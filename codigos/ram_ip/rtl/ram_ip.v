==> flow/design.v <==
module ram_ip #(
  parameter Width = 16
) (
    input              clk_i,
	input              we_i,
	input  [5:0]       addr_i,
	input  [Width-1:0] dinram_i,
	output [Width-1:0] doutram_o
);
  reg [Width-1:0] ram [63:0];
  always @(posedge clk_i) begin
    if (we_i)
	  ram[addr_i] <= dinram_i;
	end
  assign doutram_o = ram[addr_i];
endmodule
# [Tool chain data of ram_ip]
# The steps from the RTL of ram_ip to its reports follow in flow order.
# Line numbers count from 1 in the design file above.
# Cell names lack the library's common part.
# A cell with - has no value.
[design] design="ram_ip" clk_port="clk_i" library="sky130hd" lib_corner="tt_025C_1v80"

# [After elaboration]
# Counts by Yosys on the flattened word-level netlist (proc, flatten, opt, wreduce; memories kept). Register bits leave out memories and registers merged into their read ports (data or address); mux counts leave out enables and synchronous resets folded into registers. Print and check cells are left out. Cells with the same type and inputs are merged into one.
# Yosys's memory passes give these memory sizes; they may raise the number of words (mostly to a power of two), join words into wider ones and drop unused or constant bits.
[classes] n_addsub=0 mul=0 div_mod_pow=0 n_cmp=0 n_eq=0 n_shift=0 n_mux=3 n_logic=0 reduce_logical=0
[op_table] cell="16-bit 2-to-1 mux" n=1
[op_table] cell="6-bit 2-to-1 mux" n=1
[op_table] cell="1-bit 2-to-1 mux" n=1
[word_totals] register_bits=0 latchBits=0 ramBits=1024 rom_bits=0 clocked_rd_ports_x_width=0 memories=1 input_bits=24 elab_cells=4
[memory_table] memory="ram" size=64 word_bits=16 rd=1 write_ports=1 line=10 rtl="reg [Width-1:0] ram [63:0];"

# [Depth]
# Longest topological path by Yosys (ltp), each cell counted once; first at word level (registers and memories cut), then after technology mapping (sequential cells cut; the memories' decode and read muxes count).
[logic_depth] depth_word=1 abc_area=0 depth_mapped=11 ltp_nobuf=6

# [After synthesis]
# Source: synth_stat.txt of the flow (Yosys; design flattened, memories mapped). It holds for the ABC_AREA given above (unset counts as 0); a run with the other value may have another netlist.
[types] type="edfxtp_1" n=1024
[types] type="mux2i_1" n=154
[types] type="a22oi_1" n=196
[types] type="a221oi_1" n=106
[types] type="nor2_1" n=159
[types] type="a21oi_1" n=74
[types] type="o22ai_1" n=58
[types] type="buf_2" n=62
[types] type="o22a_1" n=27
[types] type="clkbuf_1" n=62
[types] type="mux2_2" n=17
[types] type="a22o_1" n=21
[types] type="a211oi_1" n=20
[types] type="nand2_1" n=40
[types] type="o21ai_0" n=29
[types] type="a31oi_1" n=23
[types] type="mux4_2" n=6
[types] type="o221ai_1" n=14
# Not listed: further types 36, cells in them 156.
[mapped] cells=2248 area_um2=39160.1 ffs=1024 buffers=162

# [Worst setup path after synthesis]
# OpenSTA on the mapped netlist: ideal clock, no wires. The path of least setup slack (recovery checks aside). Input and output delay are each 20% of the period. Register names are those of the netlist, which keeps one name where synthesis merged equal registers.
[synth_timing] path_type="input -> register" start="input addr_i[0]" end="memory ram[13][0]" tclk_ns=2.87 input_delay_ns=0.574 arrival_ns=2.551 t_required_ns=2.481 slack_ns=-0.069 delay_ns=2.366 path_stages=8 path_buffers=5 period_less_setup_slack_ns=2.939
# "delay_ns" = arrival - input delay + setup time.
# "path_stages" counts driving pins, that of a launching flip-flop among them; a cell with two outputs on the path counts twice.
# "period_less_setup_slack_ns" = period - worst setup slack (recovery checks aside). The figure is calculated, with input and output delays left at 20% of the set period.
# The rows between start and end are the longest chain of elaborated cells between them; the timing report does not say that the signal goes this way. Where chains are equally long, one stands for them.
# A line is the first line of the expression or statement that the cell stems from. Yosys adds cells for indexed reads and writes and turns some case tables into memories.
[synth_between] path_cell_list="buf_4 nor2b_1 buf_2 buf_6 buf_4 clkbuf_1 nand3_1 nor2_1" elab_chain_len=1
[synth_lines] item="start, declared" line=6 rtl="input [5:0] addr_i,"
[synth_lines] item="6-bit 2-to-1 mux" line=12 rtl="if (we_i)"
[synth_lines] item="end, declared" line=10 rtl="reg [Width-1:0] ram [63:0];"

# [Worst path after layout]
# Path of least setup slack in the final report of run 1 (OpenROAD, finished layout, wires in). Where an end is a register, its clock arrival counts in the times.
[layout_timing] path_type="register -> output" start="memory ram[17][14]" end="output doutram_o[14]" tclk_ns=2.98 output_delay_ns=0.60 arrival_ns=2.96 t_required_ns=2.38 slack_ns=-0.57 path_stages=8 path_buffers=2
# The rows between start and end are the longest chain of elaborated cells between them; the timing report does not say that the signal goes this way. Where chains are equally long, one stands for them.
# The chain passes a memory read, where the word-level depth is cut; so it can be longer than that depth.
[layout_between] path_cell_list="edfxtp_1 mux2_4 a221o_1 a222oi_1 buf_4 o22ai_2 or4b_4 buf_6" elab_chain_len=1
[layout_lines] item="start, declared" line=10 rtl="reg [Width-1:0] ram [63:0];"
[layout_lines] item="memory read 64 x 16 bit" line=10
[layout_lines] item="end, declared" line=8 rtl="output [Width-1:0] doutram_o"

# Settings and measured results of 2 stored flow runs for module ram_ip (sky130hd), not sorted in any way. The constraints put input and output delay at 20% of the set period each and load the outputs with 0.01 pF.
# "achievedPeriod_ns" is the run's clock period less its worst setup slack. It is reckoned from that one timing run; input and output delays stay at 20% of the period that was set.
# "worst_setup_path_time_ns" is the time allowed to the run's worst setup path (the clock period less input and output delay, where it has them) less its slack. Clock arrival times count: a late capture clock shortens it, a late launch clock lengthens it.
# "power_total_mw" rests on the timing tool's default activity at the inputs, not on a simulated workload.
run="run 1" settings period_ns=2.98 CORE_UTILIZATION=33 PLACE_DENSITY_LB_ADDON=0.05 CORE_MARGIN=9 CELL_PAD_IN_SITES_DETAIL_PLACEMENT=0 ABC_AREA=0 GPL_ROUTABILITY_DRIVEN=0 CTS_CLUSTER_SIZE=16 CTS_CLUSTER_DIAMETER=88 CAP_MARGIN=20 SLEW_MARGIN=20
run="run 1" results synthArea_um2=39160.1 die_footprint_um2=131392.0 finalCellArea_um2=50246.9 finalUtil_frac=0.43 ws_setup_ns=-0.575 final_setup_tns_ns=-5.924 hold_ws_ns=0.316 power_total_mw=28.046 achievedPeriod_ns=3.555 worst_setup_path_time_ns=2.96 critical_path_kind="register -> output"
run="run 2" settings period_ns=2.49 CORE_UTILIZATION=18 SETUP_SLACK_MARGIN=0.34 PLACE_DENSITY_LB_ADDON=0.09 CORE_ASPECT_RATIO=1.46 CORE_MARGIN=4 CELL_PAD_IN_SITES_GLOBAL_PLACEMENT=0 TNS_END_PERCENT=100 ABC_AREA=1 MIN_ROUTING_LAYER="met1" MAX_ROUTING_LAYER="met5" CAP_MARGIN=20 SLEW_MARGIN=20
run="run 2" results synthArea_um2=43249.0 die_footprint_um2=248318.0 finalCellArea_um2=58179.5 finalUtil_frac=0.243 ws_setup_ns=-0.300 final_setup_tns_ns=-3.421 hold_ws_ns=0.196 power_total_mw=39.689 achievedPeriod_ns=2.790 worst_setup_path_time_ns=1.79 critical_path_kind="input -> output"
