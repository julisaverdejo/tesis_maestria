==> flow/design.v <==
module debouncer_ip #(
    parameter ClkRate = 100_000_000,
    parameter Baud    =  10_000_000
) (
    input  clk_i,
    input  rst_i,
    input  sw_i,
    output db_level_o,
    output db_tick_o
);
  reg ff1, ff2, ff3, ff4;
  wire ena_cnt, clear_cnt;
  always @(posedge clk_i, posedge rst_i) begin
    if (rst_i) begin
      ff1 <= 'd0;
      ff2 <= 'd0;
    end else begin
      ff1 <= sw_i;
      ff2 <= ff1;
    end
  end
  assign clear_cnt = ff1 ^ ff2;
  localparam BaudCounterMax = ClkRate / Baud;
  localparam BaudCounterSize = $clog2(BaudCounterMax);
  reg [BaudCounterSize-1:0] cnt;
  always @(posedge clk_i, posedge rst_i) begin
    if (rst_i) begin
      cnt <= 0;
    end else begin
      if (clear_cnt) begin
        cnt <= 0;
      end else if (~ena_cnt) begin
        cnt <= cnt + 1;
      end
    end
  end
  assign ena_cnt = (cnt == BaudCounterMax - 1) ? 1'b1 : 1'b0;
  always @(posedge clk_i, posedge rst_i) begin
    if (rst_i) begin
      ff3 <= 0;
    end else if (ena_cnt) begin
      ff3 <= ff2;
    end
  end
  assign db_level_o = ff3;
  always @(posedge clk_i, posedge rst_i) begin
    if (rst_i) begin
      ff4 <= 0;
    end else if (ena_cnt) begin
      ff4 <= ~ff3 & ff2;
    end
  end
  assign db_tick_o = ff4;
endmodule
module baud_gen (
    input         clk_i,
    input         rst_i,
    input  [10:0] dvsr_i,
    output        tick_o
);
  reg  [10:0] counter_q;
  wire [10:0] counter_d;
  wire counter_done;
  always @(posedge clk_i, posedge rst_i) begin
    if (rst_i) begin
      counter_q <= 11'd0;
    end else begin
      counter_q <= counter_d;
    end
  end
  assign counter_done = (counter_q == dvsr_i - 11'd1) ? 1'b1 : 1'b0;
  assign counter_d = (counter_done) ? 11'd0 : counter_q + 11'd1;
  assign tick_o = counter_done;
endmodule
module top #(
    parameter WordLength   = 8,
    parameter StopBitTicks = 16
) (
    input         clk_i,
    input         rst_i,
    input         sw_i,
    input  [7:0]  din_i,
    input         rx_i,
    output [7:0]  dout_o,
    output        tx_o,
    output        rx_done_tick_o,
    output        tx_done_tick_o
);
  wire [10:0] dvsr = 11'd54;            
  localparam fpga_freq = 100_000_000;   
  localparam db_baud = 1_000;           
  wire tick;
  uart_ip #(
    .WordLength  (WordLength),
    .StopBitTicks(StopBitTicks)
  ) uart_ip_inst (
    .clk_i(clk_i),
    .rst_i(rst_i),
    .dvsr_i(dvsr),
    .din_i(din_i),
    .rx_i(rx_i),
    .start_tx_i(tick),
    .dout_o(dout_o),
    .tx_o(tx_o),
    .rx_done_tick_o(rx_done_tick_o),
    .tx_done_tick_o(tx_done_tick_o)
  );
  debouncer_ip #(
    .ClkRate(fpga_freq),
    .Baud(db_baud)
  ) debouncer_inst (
    .clk_i(clk_i),
    .rst_i(rst_i),
    .sw_i(sw_i),
    .db_level_o(),
    .db_tick_o(tick)
  );
endmodule
module uart_ip #(
    parameter WordLength   = 8,
    parameter StopBitTicks = 16
) (
    input         clk_i,
    input         rst_i,
    input  [10:0] dvsr_i,
    input  [7:0]  din_i,
    input         rx_i,
    input         start_tx_i,
    output [7:0]  dout_o,
    output        tx_o,
    output        rx_done_tick_o,
    output        tx_done_tick_o
);
  wire tick;
  baud_gen baud_gen_inst(
    .clk_i(clk_i),
    .rst_i(rst_i),
    .dvsr_i(dvsr_i),
    .tick_o(tick)
  );
  uart_rx #(
    .WordLength  (WordLength),
    .StopBitTicks(StopBitTicks)
  ) uart_rx_inst(
    .clk_i(clk_i),
    .rst_i(rst_i),
    .rx_i(rx_i),
    .sample_tick_i(tick),
    .rx_done_tick_o(rx_done_tick_o),
    .dout_o(dout_o)
  );
  uart_tx #(
    .WordLength  (WordLength),
    .StopBitTicks(StopBitTicks)
  ) uart_tx_inst (
    .clk_i(clk_i),
    .rst_i(rst_i),
    .start_tx_i(start_tx_i),
    .sample_tick_i(tick),
    .din_i(din_i),
    .tx_o(tx_o),
    .tx_done_tick_o(tx_done_tick_o)
  );
endmodule
module uart_rx #(
    parameter WordLength   = 8,
    parameter StopBitTicks = 16
) (
    input            clk_i,
    input            rst_i,
    input            rx_i,
    input            sample_tick_i,
    output reg       rx_done_tick_o,
    output     [7:0] dout_o
);
  localparam [1:0]
    IDLE  = 2'b00,
    START = 2'b01,
    DATA  = 2'b10,
    STOP  = 2'b11;
  reg [1:0] state_reg, state_next;
  reg [3:0] sample_tick_counter_q, sample_tick_counter_d;
  reg [2:0] data_bit_counter_q,    data_bit_counter_d;
  reg [7:0] data_shift_buffer_q,   data_shift_buffer_d;
  always @(posedge clk_i, posedge rst_i) begin
    if (rst_i) begin
      state_reg             <= IDLE;
      sample_tick_counter_q <= 0;
      data_bit_counter_q    <= 0;
      data_shift_buffer_q   <= 0;
    end else begin
      state_reg <= state_next;
      sample_tick_counter_q <= sample_tick_counter_d;
      data_bit_counter_q    <= data_bit_counter_d;
      data_shift_buffer_q   <= data_shift_buffer_d;
    end
  end
  always @(*) begin
    state_next            = state_reg;
    rx_done_tick_o        = 1'b0;
    sample_tick_counter_d = sample_tick_counter_q;
    data_bit_counter_d    = data_bit_counter_q;
    data_shift_buffer_d   = data_shift_buffer_q;
    case (state_reg)
      IDLE: begin
        if (~rx_i) begin
          state_next            = START;
          sample_tick_counter_d = 0;
        end
      end
      START: begin
        if (sample_tick_i) begin
          if (sample_tick_counter_q == 7) begin
            state_next            = DATA;
            sample_tick_counter_d = 0;
            data_bit_counter_d    = 0;
          end else begin
            sample_tick_counter_d = sample_tick_counter_q + 1;
          end
        end
      end
      DATA: begin
        if (sample_tick_i) begin
          if (sample_tick_counter_q == 15) begin
            sample_tick_counter_d = 0;
            data_shift_buffer_d   = {rx_i, data_shift_buffer_q[7:1]};
            if (data_bit_counter_q == (WordLength - 1)) begin
              state_next = STOP;
            end else begin
              data_bit_counter_d = data_bit_counter_q + 1;
            end
          end else begin
            sample_tick_counter_d = sample_tick_counter_q + 1;
          end
        end
      end
      STOP: begin
        if (sample_tick_i) begin
          if (sample_tick_counter_q == (StopBitTicks - 1)) begin
            state_next = IDLE;
            rx_done_tick_o = 1'b1;
          end else begin
            sample_tick_counter_d = sample_tick_counter_q + 1;
          end
        end
      end
    endcase
  end
  assign dout_o = data_shift_buffer_q;
endmodule
module uart_tx #(
    parameter WordLength   = 8,
    parameter StopBitTicks = 16
) (
    input            clk_i,
    input            rst_i,
    input            start_tx_i,
    input            sample_tick_i,
    input      [7:0] din_i,
    output           tx_o,
    output reg       tx_done_tick_o
);
  localparam [1:0]
    IDLE  = 2'b00,
    START = 2'b01,
    DATA  = 2'b10,
    STOP  = 2'b11;
  reg [1:0] state_reg, state_next;
  reg [3:0] sample_tick_counter_q, sample_tick_counter_d;
  reg [2:0] data_bit_counter_q,    data_bit_counter_d;
  reg [7:0] data_shift_buffer_q,   data_shift_buffer_d;
  reg tx_q, tx_d;
  always @(posedge clk_i, posedge rst_i) begin
    if (rst_i) begin
      state_reg             <= IDLE;
      sample_tick_counter_q <= 0;
      data_bit_counter_q    <= 0;
      data_shift_buffer_q   <= 0;
      tx_q                  <= 1'b1;
    end else begin
      state_reg             <= state_next;
      sample_tick_counter_q <= sample_tick_counter_d;
      data_bit_counter_q    <= data_bit_counter_d;
      data_shift_buffer_q   <= data_shift_buffer_d;
      tx_q                  <= tx_d;
    end
  end
  always @(*) begin
    state_next            = state_reg;
    tx_done_tick_o        = 1'b0;
    sample_tick_counter_d = sample_tick_counter_q;
    data_bit_counter_d    = data_bit_counter_q;
    data_shift_buffer_d   = data_shift_buffer_q;
    tx_d                  = tx_q;
    case (state_reg)
      IDLE: begin
        tx_d = 1'b1;
        if (start_tx_i) begin
          state_next            = START;
          sample_tick_counter_d = 0;
          data_shift_buffer_d   = din_i;
        end
      end
      START: begin
        tx_d = 1'b0;
        if (sample_tick_i) begin
          if (sample_tick_counter_q == 15) begin
            state_next            = DATA;
            sample_tick_counter_d = 0;
            data_bit_counter_d    = 0;
          end else begin
            sample_tick_counter_d = sample_tick_counter_q + 1;
          end
        end
      end
      DATA: begin
        tx_d = data_shift_buffer_q[0];
        if (sample_tick_i) begin
          if (sample_tick_counter_q == 15) begin
            sample_tick_counter_d = 0;
            data_shift_buffer_d   = data_shift_buffer_q >> 1;
            if (data_bit_counter_q == (WordLength - 1)) begin
              state_next = STOP;
            end else begin
              data_bit_counter_d = data_bit_counter_q + 1;
            end
          end else begin
            sample_tick_counter_d = sample_tick_counter_q + 1;
          end
        end
      end
      STOP: begin
        tx_d = 1'b1;
        if (sample_tick_i) begin
          if (sample_tick_counter_q == (StopBitTicks - 1)) begin
            state_next     = IDLE;
            tx_done_tick_o = 1'b1;
          end else begin
            sample_tick_counter_d = sample_tick_counter_q + 1;
          end
        end
      end
    endcase
  end
  assign tx_o = tx_q;
endmodule
## Reports on top

The steps from the RTL of top to its reports follow in flow order.
Line numbers count from 1 in the design file above.
A cell with n/a has no value.

| design | value |
|---|---|
| top module | top |
| clock | clk_i |
| cell library | sky130hd |
| timing corner | tt_025C_1v80 |

## Word-level counts

Counts by Yosys on the flattened word-level netlist (proc, flatten, opt, wreduce; memories kept). Register bits leave out memories and registers merged into their read ports (data or address). Print and check cells are left out. Cells with the same type and inputs are merged into one.

| operators by class | value |
|---|---|
| $add $sub $neg | 6 |
| $mul | 0 |
| divide/modulo/power cells | 0 |
| $lt $le $gt $ge | 0 |
| equal/unequal tests | 35 |
| shifts and indexed selects | 0 |
| mux-type cells | 63 |
| bitwise gates (word level) | 7 |
| reductions and logical operators | 17 |

Operators by type and width:

| cell | count |
|---|---|
| 4-bit 2-to-1 mux | 12 |
| 8-bit 2-to-1 mux | 6 |
| 17-bit 2-to-1 mux | 2 |
| 2-bit 2-to-1 mux | 16 |
| 3-bit 2-to-1 mux | 10 |
| 2-bit inequality test (second input constant) | 13 |
| 2-bit by 1-bit inequality test with 1-bit output (second input constant) | 9 |
| 17-bit by 1-bit adder with 17-bit output (second input constant) | 1 |
| 17-bit == test (second input constant) | 1 |
| 8-bit AND reduction | 2 |
| 8-bit parallel mux with 2-bit select | 1 |
| 4-bit parallel mux with 4-bit select | 1 |
| 2-bit parallel mux with 4-bit select | 2 |
| 6-bit AND reduction | 2 |
| 4-bit parallel mux with 3-bit select | 1 |
| 3-bit parallel mux with 2-bit select | 2 |
| 11-bit by 1-bit adder with 11-bit output (second input constant) | 1 |
| 11-bit by 6-bit == test with 1-bit output (second input constant) | 1 |
| 11-bit 2-to-1 mux | 1 |
| 3-bit OR reduction | 3 |
| 2-bit == test (second input constant) | 4 |
| 2-bit OR reduction | 4 |
| 4-bit by 1-bit adder with 4-bit output (second input constant) | 2 |
| 4-bit == test (second input constant) | 2 |
| 4-bit AND reduction | 2 |
| 3-bit by 1-bit adder with 3-bit output (second input constant) | 2 |
| 3-bit == test (second input constant) | 2 |
| 1-bit 2-to-1 mux | 6 |

Not listed: further kinds 10, cells in them 17.

| word-level totals | value |
|---|---|
| register bits after elaboration | 67 |
| latch bits | 0 |
| RAM bits | 0 |
| memory bits (read-only) | 0 |
| clocked read ports x word width | 0 |
| memories kept | 0 |
| bits of input ports | 12 |
| output and inout port bits | 11 |
| cells after elaboration | 143 |

## Longest topological paths

Depth = most cells in a row (Yosys ltp): at word level without a register or memory, in the mapped netlist without a sequential cell, where the memories' decode and read muxes count.

| logic depth | value |
|---|---|
| depth after elaboration | 5 |
| ABC_AREA | 0 |
| mapped depth | 7 |
| depth with buffers taken out | 6 |

## After synthesis

Source: synth_stat.txt of the flow (Yosys; design flattened, memories mapped). It holds for the ABC_AREA given above (unset counts as 0); a run with the other value may have another netlist.
The area totals of this step are shown rounded.

Cell types:

| cell type | count | total area (sq um) |
|---|---|---|
| sky130_fd_sc_hd__dfrtp_1 | 68 | 1.7E+03 |
| sky130_fd_sc_hd__mux2_2 | 20 | 225.216 |
| sky130_fd_sc_hd__ha_1 | 9 | 112.608 |
| sky130_fd_sc_hd__mux2_4 | 7 | 105.101 |
| sky130_fd_sc_hd__xor2_1 | 11 | 96.342 |
| sky130_fd_sc_hd__nand3_1 | 19 | 95.091 |
| sky130_fd_sc_hd__nor2_1 | 23 | 86.333 |
| sky130_fd_sc_hd__o21ai_0 | 16 | 80.077 |
| sky130_fd_sc_hd__dfstp_2 | 3 | 78.826 |
| sky130_fd_sc_hd__nand2_1 | 21 | 78.826 |
| sky130_fd_sc_hd__xnor2_1 | 8 | 70.067 |
| sky130_fd_sc_hd__nor3_1 | 11 | 55.053 |
| sky130_fd_sc_hd__and3_1 | 8 | 50.048 |
| sky130_fd_sc_hd__inv_1 | 13 | 48.797 |
| sky130_fd_sc_hd__a21oi_1 | 9 | 45.043 |
| sky130_fd_sc_hd__nand4_1 | 6 | 37.536 |
| sky130_fd_sc_hd__o211ai_1 | 5 | 37.536 |
| sky130_fd_sc_hd__a22o_1 | 4 | 35.034 |

Not listed: further types 40, cells in them 77.

| mapped netlist | value |
|---|---|
| mapped cells | 338 |
| mapped area | 3,641 sq um |
| sequential area | 1,780 sq um |
| mapped flip-flops | 71 |
| buffers | 8 |

The figures by module come from a second, unflattened synthesis with its own total; it is not the netlist above.

| second synthesis, totals | value |
|---|---|
| cells (unflattened synthesis) | 398 |
| area total of the unflattened synthesis | 3,984 sq um |

Rows give one instance, submodules left out.

By module:

| module | instances | cells | area (sq um) | sequential area (sq um) |
|---|---|---|---|---|
| debouncer_ip | 1 | 108 | 1,099 | 525.5 |
| uart_rx | 1 | 91 | 1,001 | 476.7 |
| uart_tx | 1 | 99 | 997.2 | 503.0 |
| baud_gen | 1 | 98 | 879.6 | 275.3 |
| top | 1 | 2 | 7.5 | 0.0 |
| uart_ip | 1 | 0 | 0.0 | 0.0 |

## Path before layout

Source: OpenSTA report_checks on the synthesized netlist (no wires, ideal clock, input and output delay 20% of the period each), path of least setup slack; recovery checks are left aside. Register names are those of the netlist, which keeps one name where synthesis merged equal registers.

| timing post-synthesis | value |
|---|---|
| path kind | reg-to-reg |
| from | reg uart_ip_inst.baud_gen_inst.counter_q[1] |
| to | reg uart_ip_inst.uart_tx_inst.data_shift_buffer_q[0] |
| clock period | 3,190 ps |
| library setup time | 125 ps |
| time at the first pin | 0 ps |
| arrival | 2,283 ps |
| required time | 3,065 ps |
| setup slack | 782 ps |
| path delay | 2,408 ps |
| driving pins on the path | 8 |
| buffers on the path | 1 |
| synthesis period reached | 2,408 ps |

"path delay" is the arrival time less input delay plus setup time.
"driving pins on the path": output pins that drive a net of the path, with the launching flip-flop's if there is one; two outputs of one cell count as two.
"synthesis period reached" = period - worst setup slack (recovery checks aside). The figure is calculated, with input and output delays left at 20% of the set period.
The rows between start and end are the longest chain of elaborated cells between them; the timing report does not say that the signal goes this way. Where chains are equally long, one stands for them.
Each line given opens the expression or statement behind the cell; cells for indexed reads and writes are added by Yosys, which also makes memories of some case tables.

| between the ends, post-synthesis | value |
|---|---|
| path through | sky130_fd_sc_hd__dfrtp_1 -> sky130_fd_sc_hd__inv_1 -> sky130_fd_sc_hd__ha_1 -> sky130_fd_sc_hd__or4b_4 -> sky130_fd_sc_hd__or4_4 -> sky130_fd_sc_hd__a211o_1 -> sky130_fd_sc_hd__buf_6 -> sky130_fd_sc_hd__mux2_4 |
| length of the longest elaborated chain | 4 |
| elaborated cells on any way between the ends | 6 |
| RTL lines with such cells | 3 |
| classes of those cells | eq/ne (2); mux (3); reduce/logical (1) |

Ends and longest elaborated chain, post-synthesis:

| what | RTL line | source |
|---|---|---|
| start, declared | 61 | `reg  [10:0] counter_q;` |
| start, assigned | 66 | `counter_q <= 11'd0;` |
| start, assigned | 68 | `counter_q <= counter_d;` |
| 11-bit by 6-bit == test with 1-bit output | 71 | `assign counter_done = (counter_q == dvsr_i - 11'd1) ? 1'b1 : 1'b0;` |
| 1-bit 2-to-1 mux | 71 |  |
| 8-bit 2-to-1 mux | 318 | `if (sample_tick_i) begin` |
| 8-bit parallel mux with 2-bit select | 295 | `case (state_reg)` |
| end, assigned | 278 | `data_shift_buffer_q   <= 0;` |
| end, assigned | 284 | `data_shift_buffer_q   <= data_shift_buffer_d;` |
| end, declared | 271 | `reg [7:0] data_shift_buffer_q,   data_shift_buffer_d;` |

## Worst path after layout

From the final timing report of entry A: the path of least setup slack in the routed layout; clock arrival at registers is part of the times.
The path's times are printed in steps of 10 ps; the period is the one set.

| timing post-layout | value |
|---|---|
| path kind | reg-to-reg |
| from | reg uart_ip_inst.baud_gen_inst.counter_q[1] |
| to | reg uart_ip_inst.uart_tx_inst.data_shift_buffer_q[5] |
| clock period | 2,100 ps |
| library setup time | 110 ps |
| time at the first pin | 350 ps |
| arrival | 2,720 ps |
| required time | 2,330 ps |
| setup slack | -380 ps |
| driving pins on the path | 7 |
| buffers on the path | 0 |

The rows between start and end are the longest chain of elaborated cells between them; the timing report does not say that the signal goes this way. Where chains are equally long, one stands for them.

| between the ends, post-layout | value |
|---|---|
| path through | sky130_fd_sc_hd__dfrtp_1 -> sky130_fd_sc_hd__inv_1 -> sky130_fd_sc_hd__ha_1 -> sky130_fd_sc_hd__or4b_4 -> sky130_fd_sc_hd__or4_4 -> sky130_fd_sc_hd__a211o_4 -> sky130_fd_sc_hd__mux2_4 |
| length of the longest elaborated chain | 4 |
| elaborated cells on any way between the ends | 6 |
| RTL lines with such cells | 3 |
| classes of those cells | eq/ne (2); mux (3); reduce/logical (1) |

Ends and longest elaborated chain, post-layout:

| what | RTL line | source |
|---|---|---|
| start, declared | 61 | `reg  [10:0] counter_q;` |
| start, assigned | 66 | `counter_q <= 11'd0;` |
| start, assigned | 68 | `counter_q <= counter_d;` |
| 11-bit by 6-bit == test with 1-bit output | 71 | `assign counter_done = (counter_q == dvsr_i - 11'd1) ? 1'b1 : 1'b0;` |
| 1-bit 2-to-1 mux | 71 |  |
| 8-bit 2-to-1 mux | 318 | `if (sample_tick_i) begin` |
| 8-bit parallel mux with 2-bit select | 295 | `case (state_reg)` |
| end, assigned | 278 | `data_shift_buffer_q   <= 0;` |
| end, assigned | 284 | `data_shift_buffer_q   <= data_shift_buffer_d;` |
| end, declared | 271 | `reg [7:0] data_shift_buffer_q,   data_shift_buffer_d;` |

Add stored flow runs of top

Record of 2 stored runs of the RTL-to-layout flow on top, platform sky130hd. The runs are unordered. Constraints: input delay and output delay 20% of the set period each, output load 0.01 pF.
"period reached" is the run's clock period less its worst setup slack. It is reckoned from that one timing run; input and output delays stay at 20% of the period that was set.
"time used up by the worst setup path" means the part of the period allowed to the worst setup path (the constraints hold back 20% at inputs and 20% at outputs) less its slack; where the path has registers, the arrival times of their clocks count too.
"total power of the final layout" is the tool's figure for a default switching activity; nothing was simulated.
"time used up by the worst setup path" is given in steps of 10 ps.
The results are shown rounded.
A setting shown as -- is not set for that run.

| run | period_ns | CORE_UTILIZATION | SETUP_SLACK_MARGIN | HOLD_SLACK_MARGIN | TNS_END_PERCENT | GPL_ROUTABILITY_DRIVEN | CTS_CLUSTER_DIAMETER | CAP_MARGIN | SLEW_MARGIN | CORE_MARGIN | PLACE_DENSITY_LB_ADDON | CORE_ASPECT_RATIO | CELL_PAD_IN_SITES_GLOBAL_PLACEMENT | CELL_PAD_IN_SITES_DETAIL_PLACEMENT | ABC_AREA | GPL_TIMING_DRIVEN | CTS_CLUSTER_SIZE | total power of the final layout (mW) | standard-cell area of the final layout (sq um) | worst setup slack after layout (ps) | time used up by the worst setup path (ps) | class of the worst setup path | final setup TNS (ps) | mapped cell area after synthesis (sq um) | period reached (ps) | final utilization (%) | total die area (sq um) |
|---|---|---|---|---|---|---|---|---|---|---|---|---|---|---|---|---|---|---|---|---|---|---|---|---|---|---|---|
| entry A | 2.1 | 70 | 0.4 | 0.04 | 95 | 1 | 219 | 20 | 25 | 2 | -- | -- | -- | -- | -- | -- | -- | 2.531 | 4,826 | -385 | 2,480 | reg-to-reg | -5,176 | 3,641 | 2,485 | 95.1 | 5,794 |
| entry B | 3.44 | 27 | -0.12 | -- | 70 | -- | -- | 20 | 20 | 3 | 0.23 | 0.65 | 1 | 0 | 0 | 1 | 100 | 1.801 | 4,393 | 525 | 2,230 | reg-to-output | 0 | 3,641 | 2,915 | 34.1 | 14,950 |
