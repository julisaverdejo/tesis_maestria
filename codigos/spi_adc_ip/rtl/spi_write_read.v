==> flow/design.v <==
module spi_write_read (
  input         rst_i,
  input         clk_i,
  input         strc_i,
  input   [7:0] cmd_i,
  input   [7:0] kmax_i,
  input         miso_i,
  output        mosi_o,
  output [11:0] dout_o,
  output        dclk_o,
  output        cs_o,
  output        eoc_o
);
  wire slow_clk, eow, eor;
  spi_write_ip mod_spiw (
    .rst_i(rst_i),
    .clk_i(clk_i),
    .strw_i(strc_i),
    .cmd_i(cmd_i),
    .kmax_i(kmax_i),
    .mosi_o(mosi_o),
    .dclk_o(dclk_o),
    .cs_o(cs_o),
    .eow_o(eow),
    .slow_clk_o(slow_clk)
  );
  spi_read_ip mod_spir (
    .rst_i(rst_i), 
    .clk_i(clk_i),
    .strr_i(strc_i), 
    .miso_i(miso_i), 
    .slow_clk_i(slow_clk), 
    .dout_o(dout_o), 
    .eor_o(eor)
  );
  assign eoc_o = eow & eor;
endmodule
module counter_r #(
  parameter Width = 6
) (
  input               rst_i,
  input               clk_i,
  input        [1:0]  opc_i,
  output [Width-1:0]  cnt_o
);
  reg [Width-1:0] mux_d, reg_q;
  always @(opc_i, reg_q) begin
    case (opc_i)
      2'b00 : mux_d = 0;
      2'b01 : mux_d = reg_q;
      2'b10 : mux_d = reg_q + 1;
      2'b11 : mux_d = 0;
      default : mux_d = 0;
    endcase
  end
  always @(posedge clk_i, posedge rst_i) begin
    if (rst_i)
      reg_q <= 0;
    else
      reg_q <= mux_d;
  end
  assign cnt_o = reg_q;
endmodule
module fsm_spi_read (
  input             rst_i,
  input             clk_i,
  input             strr_i,
  input             slow_clk_i,
  input      [5:0]  cnt_i,
  output reg [1:0]  opc1_o,
  output reg [1:0]  opc2_o,
  output reg        eor_o,
  output reg        hab_o
);
  localparam [3:0] s0 = 4'b0000,  
                   s1 = 4'b0001,  
                   s2 = 4'b0010,  
                   s3 = 4'b0011,  
                   s4 = 4'b0100,  
                   s5 = 4'b0101,  
                   s6 = 4'b0110,  
                   s7 = 4'b0111;  
  reg [3:0] next_state, present_state;
  always @(slow_clk_i, cnt_i, strr_i, present_state) begin
    opc1_o = 2'b00; opc2_o = 2'b00; eor_o = 1'b1; hab_o = 1'b0;
    next_state = present_state;
    case (present_state)
      s0 : begin
             opc1_o = 2'b00; opc2_o = 2'b00; eor_o = 1'b1; hab_o = 1'b0;
             if (strr_i)
               next_state = s1;
           end
      s1 : begin
             opc1_o = 2'b01; opc2_o = 2'b01; eor_o = 1'b0; hab_o = 1'b0;
             next_state = s2;
           end
      s2 : begin
             opc1_o = 2'b01; opc2_o = 2'b01; eor_o = 1'b0; hab_o = 1'b0;
             if (slow_clk_i)
               next_state = s3;
           end
      s3 : begin
             opc1_o = 2'b10; opc2_o = 2'b01; eor_o = 1'b0; hab_o = 1'b0;
             next_state = s4;
           end
      s4 : begin
             opc1_o = 2'b01; opc2_o = 2'b01; eor_o = 1'b0; hab_o = 1'b0;
             if (slow_clk_i) begin
               if (cnt_i == 6'd50) begin
                 next_state = s7;
               end else begin
                 if (cnt_i >= 6'd18)
                   next_state = s5;
                 else
                   next_state = s3;
               end
             end
           end
      s5 : begin
             opc1_o = 2'b10; opc2_o = 2'b10; eor_o = 1'b0; hab_o = 1'b0;
             next_state = s6;
           end
      s6 : begin
             opc1_o = 2'b01; opc2_o = 2'b01; eor_o = 1'b0; hab_o = 1'b0;
             if (slow_clk_i) 
               next_state = s3;
           end
      s7 : begin
             opc1_o = 2'b01; opc2_o = 2'b01; eor_o = 1'b0; hab_o = 1'b1;
             next_state = s0;
           end
      default : begin
                  next_state = s0;
                end
    endcase
  end
  always @(posedge clk_i, posedge rst_i) begin
    if (rst_i)
      present_state <= s0;
    else
      present_state <= next_state;
  end
endmodule
module pipo_reg #(
  parameter Width = 12
) ( 
  input                   rst_i,
  input                   clk_i,
  input                   hab_i,
  input      [Width-1:0]  din_i,
  output reg [Width-1:0]  dout_o
);
  always @(posedge clk_i, posedge rst_i) begin
    if (rst_i)
      dout_o <= 0; 
    else if (hab_i)
      dout_o <= din_i;
  end   
endmodule
module sipo_reg #(
  parameter Width = 16
) (
  input               rst_i,
  input               clk_i,
  input               din_i,
  input         [1:0] op_i,
  output  [Width-1:0] dout_o
);
  reg [Width-1:0] reg_q, mux_d;
  always @(din_i, op_i, reg_q) begin
    case (op_i)
      2'b00   : mux_d = 0;
      2'b01   : mux_d = reg_q;
      2'b10   : mux_d = {reg_q[Width-2:0],din_i};
      2'b11   : mux_d = 0;
      default : mux_d = 0;
    endcase
  end
  always @(posedge clk_i, posedge rst_i) begin
    if (rst_i)
      reg_q <= 0;
    else
      reg_q <= mux_d;
  end
  assign dout_o = reg_q;
endmodule
module spi_read_ip (     
  input         rst_i,
  input         clk_i,
  input         strr_i,
  input         miso_i,
  input         slow_clk_i,
  output [11:0] dout_o,
  output        eor_o
);
  wire [5:0] cnt;
  wire [1:0] opc1, opc2;
  wire [15:0] data;
  wire hab;
  counter_r  #(.Width(6))  mod_cnt_r  (.rst_i(rst_i), .clk_i(clk_i), .opc_i(opc1), .cnt_o(cnt));
  sipo_reg   #(.Width(16)) mod_sipo   (.rst_i(rst_i), .clk_i(clk_i), .din_i(miso_i), .op_i(opc2), .dout_o(data));
  pipo_reg   #(.Width(12)) mod_pipo   (.rst_i(rst_i), .clk_i(clk_i), .hab_i(hab), .din_i(data[15:4]), .dout_o(dout_o)); 
  fsm_spi_read mod_fsm_spi_read (  
    .rst_i(rst_i), 
    .clk_i(clk_i), 
    .strr_i(strr_i), 
    .slow_clk_i(slow_clk_i), 
    .cnt_i(cnt), 
    .opc1_o(opc1), 
    .opc2_o(opc2), 
    .eor_o(eor_o), 
    .hab_o(hab)
  );
endmodule  
module clk_div #(
  parameter Width = 8
) ( 
  input             rst_i,
  input             clk_i,
  input             h_i,
  input [Width-1:0] kmax_i,
  output            slow_clk_o
);
  wire [Width-1:0] mux1;
  wire [Width-1:0] mux2_d;
  wire comp;
  reg [Width-1:0] reg_q;
  assign mux1 = (h_i) ? reg_q - 1 : reg_q;
  assign mux2_d = (comp) ? kmax_i : mux1;
  assign comp = ( reg_q == {Width{1'b0}} ) ? 1'b1 : 1'b0;
  always @(posedge clk_i, posedge rst_i) begin
    if (rst_i)
      reg_q <= 0;
    else
      reg_q <= mux2_d;
  end
  assign slow_clk_o = comp;
endmodule
module counter_w #(
  parameter Width = 5
) (
  input              rst_i,
  input              clk_i,
  input        [1:0] opc_i,
  output             flag_o
);
  reg [Width-1:0] mux_d, reg_q;
  always @(opc_i, reg_q) begin
    case (opc_i)
      2'b00   : mux_d = 0;
      2'b01   : mux_d = reg_q;
      2'b10   : mux_d = reg_q + 1;
      2'b11   : mux_d = 0;
      default : mux_d = reg_q;
    endcase
  end
  always @(posedge clk_i, posedge rst_i) begin
    if (rst_i)
      reg_q <= 0;
    else
      reg_q <= mux_d;
  end
  assign flag_o = (reg_q == 5'd25) ? 1'b1 : 1'b0;
endmodule
module fsm_spi_write (
  input            rst_i,
  input            clk_i,
  input            strw_i,
  input            slow_clk_i,
  input            flag_i,
  output reg [1:0] opc1_o,
  output reg [1:0] opc2_o,
  output reg       cs_o,
  output reg       dclk_o,
  output reg       hab_o,
  output reg       eow_o
);
  localparam [2:0] s0 = 3'b000,  
                   s1 = 3'b001,  
                   s2 = 3'b010,  
                   s3 = 3'b011,  
                   s4 = 3'b100,  
                   s5 = 3'b101,  
                   s6 = 3'b110;  
  reg [2:0] present_state, next_state;
  always @(strw_i, slow_clk_i, flag_i, present_state) begin
    next_state = present_state;
    opc1_o = 2'b11; opc2_o = 2'b11; cs_o = 1'b1; dclk_o = 1'b0; hab_o = 1'b0; eow_o = 1'b1;
    case (present_state)
      s0 : begin
             opc1_o = 2'b11; opc2_o = 2'b11; cs_o = 1'b1; dclk_o = 1'b0; hab_o = 1'b0; eow_o = 1'b1;
             if (strw_i)
               next_state = s1;
           end
      s1 : begin
             opc1_o = 2'b00; opc2_o = 2'b01; cs_o = 1'b0; dclk_o = 1'b0; hab_o = 1'b0; eow_o = 1'b0;
             next_state = s2;
           end
      s2 : begin
             opc1_o = 2'b01; opc2_o = 2'b01; cs_o = 1'b0; dclk_o = 1'b0; hab_o = 1'b1; eow_o = 1'b0;
             if (slow_clk_i)
               next_state = s3;
           end
      s3 : begin
             opc1_o = 2'b00; opc2_o = 2'b01; cs_o = 1'b0; dclk_o = 1'b1; hab_o = 1'b1; eow_o = 1'b0;
             if (slow_clk_i)
               next_state = s4;
           end 
      s4 : begin
             opc1_o = 2'b10; opc2_o = 2'b10; cs_o = 1'b0; dclk_o = 1'b0; hab_o = 1'b1; eow_o = 1'b0;
             next_state = s5;
           end
      s5 : begin
             opc1_o = 2'b00; opc2_o = 2'b01; cs_o = 1'b0; dclk_o = 1'b0; hab_o = 1'b1; eow_o = 1'b0;
             if (slow_clk_i) begin
                if (flag_i) begin
                  next_state = s6;
                end else begin
                  next_state = s3;
                end
             end
           end 
      s6 : begin
             opc1_o = 2'b00; opc2_o = 2'b01; cs_o = 1'b1; dclk_o = 1'b0; hab_o = 1'b1; eow_o = 1'b0;
               if(slow_clk_i)
                 next_state = s0;
           end
      default: begin
                 next_state = s0;
               end
    endcase
  end
  always @(posedge clk_i, posedge rst_i) begin
    if (rst_i)
      present_state <= s0;
    else
      present_state <= next_state;
  end
endmodule
module piso_reg #(
  parameter Width = 8
) (
  input             rst_i,
  input             clk_i,
  input [Width-1:0] din_i,
  input       [1:0] op_i,
  output            dout_o
);
  reg [Width-1:0] mux_d, reg_q;
  always @(din_i, op_i, reg_q) begin
    case (op_i)
      2'b00   : mux_d = reg_q;
      2'b01   : mux_d = din_i;
      2'b10   : mux_d = {reg_q[Width-2:0],1'b0};
      2'b11   : mux_d = 0;
      default : mux_d = 0;
    endcase
  end
  always @(posedge clk_i, posedge rst_i) begin
    if (rst_i)
      reg_q <= 0;
    else
      reg_q <= mux_d;
  end
  assign dout_o = reg_q[Width-1];
endmodule
module spi_write_ip (
  input        clk_i,
  input        rst_i,
  input        strw_i,
  input  [7:0] cmd_i,
  input  [7:0] kmax_i,
  output       mosi_o,
  output       dclk_o,
  output       cs_o,
  output       eow_o,
  output       slow_clk_o
);
  wire [1:0] opc1, opc2;
  wire slow_clk, flag, hab;
  piso_reg   #(.Width(8))  mod_piso    (.rst_i(rst_i), .clk_i(clk_i), .din_i(cmd_i), .op_i(opc1), .dout_o(mosi_o));
  counter_w  #(.Width(5))  mod_cnt_w   (.rst_i(rst_i), .clk_i(clk_i), .opc_i(opc2), .flag_o(flag));
  clk_div    #(.Width(8))  mod_clkdiv  (.rst_i(rst_i), .clk_i(clk_i), .h_i(hab), .kmax_i(kmax_i), .slow_clk_o(slow_clk));
  fsm_spi_write  mod_fsm_write (
    .rst_i(rst_i),
    .clk_i(clk_i),
    .strw_i(strw_i),
    .slow_clk_i(slow_clk),
    .flag_i(flag),
    .opc1_o(opc1),
    .opc2_o(opc2),
    .cs_o(cs_o),
    .dclk_o(dclk_o),
    .hab_o(hab),
    .eow_o(eow_o)
  );
  assign slow_clk_o = slow_clk;
endmodule
# Reports on spi_write_read

What the tools print for spi_write_read, step after step.
Line numbers count from 1 in the design file above.
Library cell names are shortened.
The mark -- stands for no value.

Top: spi_write_read
Clock port: clk_i
Library: sky130hd
Timing corner: tt_025C_1v80

# Elaborated design

Source: Yosys, flattened and elaborated, memories not mapped. Widths are those after wreduce. Registers that Yosys merges into a memory's read port (data or address) are not register bits. Print and check cells do not count. Equal cells are merged and count once.

Bits in registers: 62
Bits of input ports: 20
Cells after elaboration: 102

Add/sub/neg operators: 3
Magnitude comparators: 1
Eq/ne operators: 35
Mux-type cells: 31
Bitwise gates (word level): 1
Reductions and logical operators: 23

Operators by type and width:

| operator                                               | number |
| case mux 16 bit (select 2 bit)                         | 1 |
| case mux 8 bit (select 3 bit)                          | 1 |
| case mux 4 bit (select 6 bit)                          | 1 |
| two-way mux 3 bit                                      | 8 |
| case mux 3 bit (select 7 bit)                          | 1 |
| OR reduction 5 bit                                     | 4 |
| == test 2 bit (second input constant)                  | 8 |
| == test 4 x 3 -> 1 bit (second input constant)         | 4 |
| two-way mux 8 bit                                      | 2 |
| OR reduction 6 bit                                     | 2 |
| case mux 6 bit (select 2 bit)                          | 1 |
| case mux 2 bit (select 2 bit)                          | 3 |
| two-way mux 4 bit                                      | 3 |
| inequality test 2 x 1 -> 1 bit (second input constant) | 5 |
| OR reduction 2 bit                                     | 5 |
| case mux 5 bit (select 2 bit)                          | 1 |
| == test 3 bit (second input constant)                  | 3 |
| == test 2 x 1 -> 1 bit (second input constant)         | 4 |
| zero test 2 bit                                        | 4 |
| == test 4 x 2 -> 1 bit (second input constant)         | 2 |
| subtractor 8 x 1 -> 8 bit (second input constant)      | 1 |
| zero test 8 bit                                        | 1 |
| two-way mux 1 bit                                      | 8 |
| OR reduction 7 bit                                     | 1 |
| inequality test 2 bit (second input constant)          | 3 |
| == test 3 x 2 -> 1 bit (second input constant)         | 2 |
| adder 6 x 1 -> 6 bit (second input constant)           | 1 |
| >= comparator 6 x 5 -> 1 bit (second input constant)   | 1 |

Not listed: further kinds 13, cells in them 13.

# Depth

Depth = most cells in a row (Yosys ltp): at word level without a register or memory, in the mapped netlist without a sequential cell, where the memories' decode and read muxes count.

Word-level depth: 6
ABC_AREA: 0
Depth in mapped cells: 8
Gate-level depth less buffers: 7

# After synthesis

The flow's flattened synthesis, as Yosys stat reports it; memories are mapped. The netlist is that of the ABC_AREA named above (0 if unset); the other value can give another one.
The area totals of this step are shown rounded.

Cell types:

| type     | number |
| dfrtp_1  | 68 |
| mux2_2   | 14 |
| o21ai_0  | 29 |
| a22o_1   | 14 |
| ha_1     | 9 |
| nand2_1  | 29 |
| and2_1   | 10 |
| nor2_1   | 15 |
| dfstp_2  | 2 |
| a31oi_1  | 8 |
| a21o_1   | 5 |
| o31ai_1  | 5 |
| or4_1    | 5 |
| nor3_1   | 7 |
| inv_1    | 9 |
| or3_1    | 5 |
| a21oi_1  | 6 |
| clkbuf_1 | 8 |

Other cell types: 22; their cells: 34.

Mapped cells: 282
Chip area (Yosys): 3103 sq um
Sequential part of the area: 1754 sq um
Flip-flops: 70
Buffers: 11

The figures by module come from a second, unflattened synthesis with its own total; it is not the netlist above.

Cell total of the unflattened synthesis: 298
Area total of the unflattened synthesis: 3430 sq um

Rows give one instance, submodules left out.

Modules:

| module              | instances | cells | area (sq um) | seq. area (sq um) |
| sipo_reg (Width=16) | 1         | 60    | 723.2        | 400.4 |
| clk_div (Width=8)   | 1         | 55    | 550.5        | 200.2 |
| pipo_reg (Width=12) | 1         | 26    | 488.0        | 300.3 |
| piso_reg (Width=8)  | 1         | 30    | 382.9        | 200.2 |
| fsm_spi_read        | 1         | 32    | 337.8        | 201.4 |
| fsm_spi_write       | 1         | 32    | 326.6        | 176.4 |
| counter_r (Width=6) | 1         | 30    | 314.1        | 150.1 |
| counter_w (Width=5) | 1         | 32    | 300.3        | 125.1 |
| spi_write_read      | 1         | 1     | 6.3          | 0.0 |
| spi_read_ip         | 1         | 0     | 0.0          | 0.0 |
| spi_write_ip        | 1         | 0     | 0.0          | 0.0 |

# Path before layout

Source: OpenSTA report_checks on the synthesized netlist (no wires, ideal clock, input and output delay 20% of the period each), path of least setup slack; recovery checks are left aside. Register names are those of the netlist, which keeps one name where synthesis merged equal registers.

Path kind: reg-to-output
From: register mod_spiw.mod_fsm_write.present_state
To: output eoc_o
Clock period: 2.5 ns
External output delay: 0.500 ns
Time at the first pin: 0.000 ns
Data arrival time: 1.790 ns
Data required time: 2.000 ns
Setup slack: 0.210 ns
Path delay: 1.790 ns
Driving pins on the path: 6
Synthesis period reached: 2.29 ns

"path delay" = arrival - input delay + setup time.
At an output port there is no setup time.
"driving pins on the path" counts driving pins, that of a launching flip-flop among them; a cell with two outputs on the path counts twice.
"synthesis period reached" is the clock period less the worst setup slack; recovery checks do not enter. This is arithmetic on one report: input and output delays are still those of the set period (20% each).
Where an end lacks its bit number, it is one bit of the signal, or one of the new flip-flops if synthesis recoded a state register.
The rows between start and end are the longest chain of elaborated cells between them; the timing report does not say that the signal goes this way. Where chains are equally long, one stands for them.
Each line given opens the expression or statement behind the cell; cells for indexed reads and writes are added by Yosys, which also makes memories of some case tables.

Cell sequence: dfrtp_1 -> or2_2 -> or3_1 -> clkbuf_1 -> or2_2 -> and4b_1
Length of the longest elaborated chain: 4
Elaborated cells on any way between the ends: 9
Those cells by class: eq/ne (6); mux (1); logic (1); reduce/logical (1)

Ends and longest elaborated chain, after synthesis:

| what               | line | text |
| start, declared    | 285  | `reg [2:0] present_state, next_state;` |
| start, assigned    | 335  | `present_state <= s0;` |
| start, assigned    | 337  | `present_state <= next_state;` |
| == test 3 bit      | 289  | `case (present_state)` |
| OR reduction 6 bit | --   |  |
| two-way mux 1 bit  | 289  |  |
| bitwise AND 1 bit  | 36   | `assign eoc_o = eow & eor;` |
| end, declared      | 12   | `output        eoc_o` |

# Path in the finished layout

From the final timing report of stored run 1: the path of least setup slack in the routed layout; clock arrival at registers is part of the times.

Path kind: reg-to-output
From: register mod_spiw.mod_fsm_write.present_state
To: output eoc_o
Clock period: 3.03 ns
External output delay: 0.61 ns
Time at the first pin: 0.33 ns
Data arrival time: 2.10 ns
Data required time: 2.42 ns
Setup slack: 0.33 ns
Driving pins on the path: 7

Where an end lacks its bit number, it is one bit of the signal, or one of the new flip-flops if synthesis recoded a state register.
The rows between start and end are the longest chain of elaborated cells between them; the timing report does not say that the signal goes this way. Where chains are equally long, one stands for them.

Cell sequence: dfrtp_1 -> or2_4 -> or3_1 -> clkbuf_8 -> or2_4 -> and4b_1 -> buf_2
Length of the longest elaborated chain: 4
Elaborated cells on any way between the ends: 9
Those cells by class: eq/ne (6); mux (1); logic (1); reduce/logical (1)

Ends and longest elaborated chain, after layout:

| what               | line | text |
| start, declared    | 285  | `reg [2:0] present_state, next_state;` |
| start, assigned    | 335  | `present_state <= s0;` |
| start, assigned    | 337  | `present_state <= next_state;` |
| == test 3 bit      | 289  | `case (present_state)` |
| OR reduction 6 bit | --   |  |
| two-way mux 1 bit  | 289  |  |
| bitwise AND 1 bit  | 36   | `assign eoc_o = eow & eor;` |
| end, declared      | 12   | `output        eoc_o` |

Hand-over note for spi_write_read

Stored flow runs of spi_write_read (2 of them; Yosys, OpenROAD, sky130hd). They differ in their settings and are not a sequence. Constraints: input delay and output delay 20% of the set period each, output load 0.01 pF.
"achieved period": clock period set for the run, less the worst setup slack. It is reckoned from that one timing run; input and output delays stay at 20% of the period that was set.
"time of the worst setup path": the worst setup path's part of the clock period (all of it between registers, 20% less for each end at a port) less its slack. A launch clock that arrives late makes it longer, a capture clock that arrives late makes it shorter.
"power consumption" rests on the timing tool's default activity at the inputs, not on a simulated workload.
Values from the reports are rounded here.
Settings: - = not set for that run.

| setting or result                      | stored run 1  | stored run 2  |
| period_ns                              | 3.03          | 1.61          |
| CORE_UTILIZATION                       | 21            | 40            |
| SETUP_SLACK_MARGIN                     | 0.39          | -             |
| PLACE_DENSITY_LB_ADDON                 | 0.22          | -             |
| HOLD_SLACK_MARGIN                      | 0.2           | -             |
| TNS_END_PERCENT                        | 20            | -             |
| GPL_TIMING_DRIVEN                      | 0             | -             |
| CTS_CLUSTER_SIZE                       | 44            | -             |
| CTS_CLUSTER_DIAMETER                   | 118           | -             |
| CAP_MARGIN                             | 5             | 20            |
| SLEW_MARGIN                            | 25            | 20            |
| CORE_MARGIN                            | 2             | 2             |
| utilization in the final report (%)    | 28.2          | 58.6          |
| die area (sq um)                       | 15760         | 8478          |
| power consumption (W)                  | 0.002159      | 0.003225      |
| time of the worst setup path (ns)      | 2.10          | 1.97          |
| worst path kind                        | reg-to-output | reg-to-output |
| post-route setup TNS (ns)              | 0.000         | -14.98        |
| achieved period (ns)                   | 2.701         | 2.287         |
| setup slack of the critical path (ns)  | 0.329         | -0.677        |
| netlist area reported by Yosys (sq um) | 3103          | 3103          |

End of note.
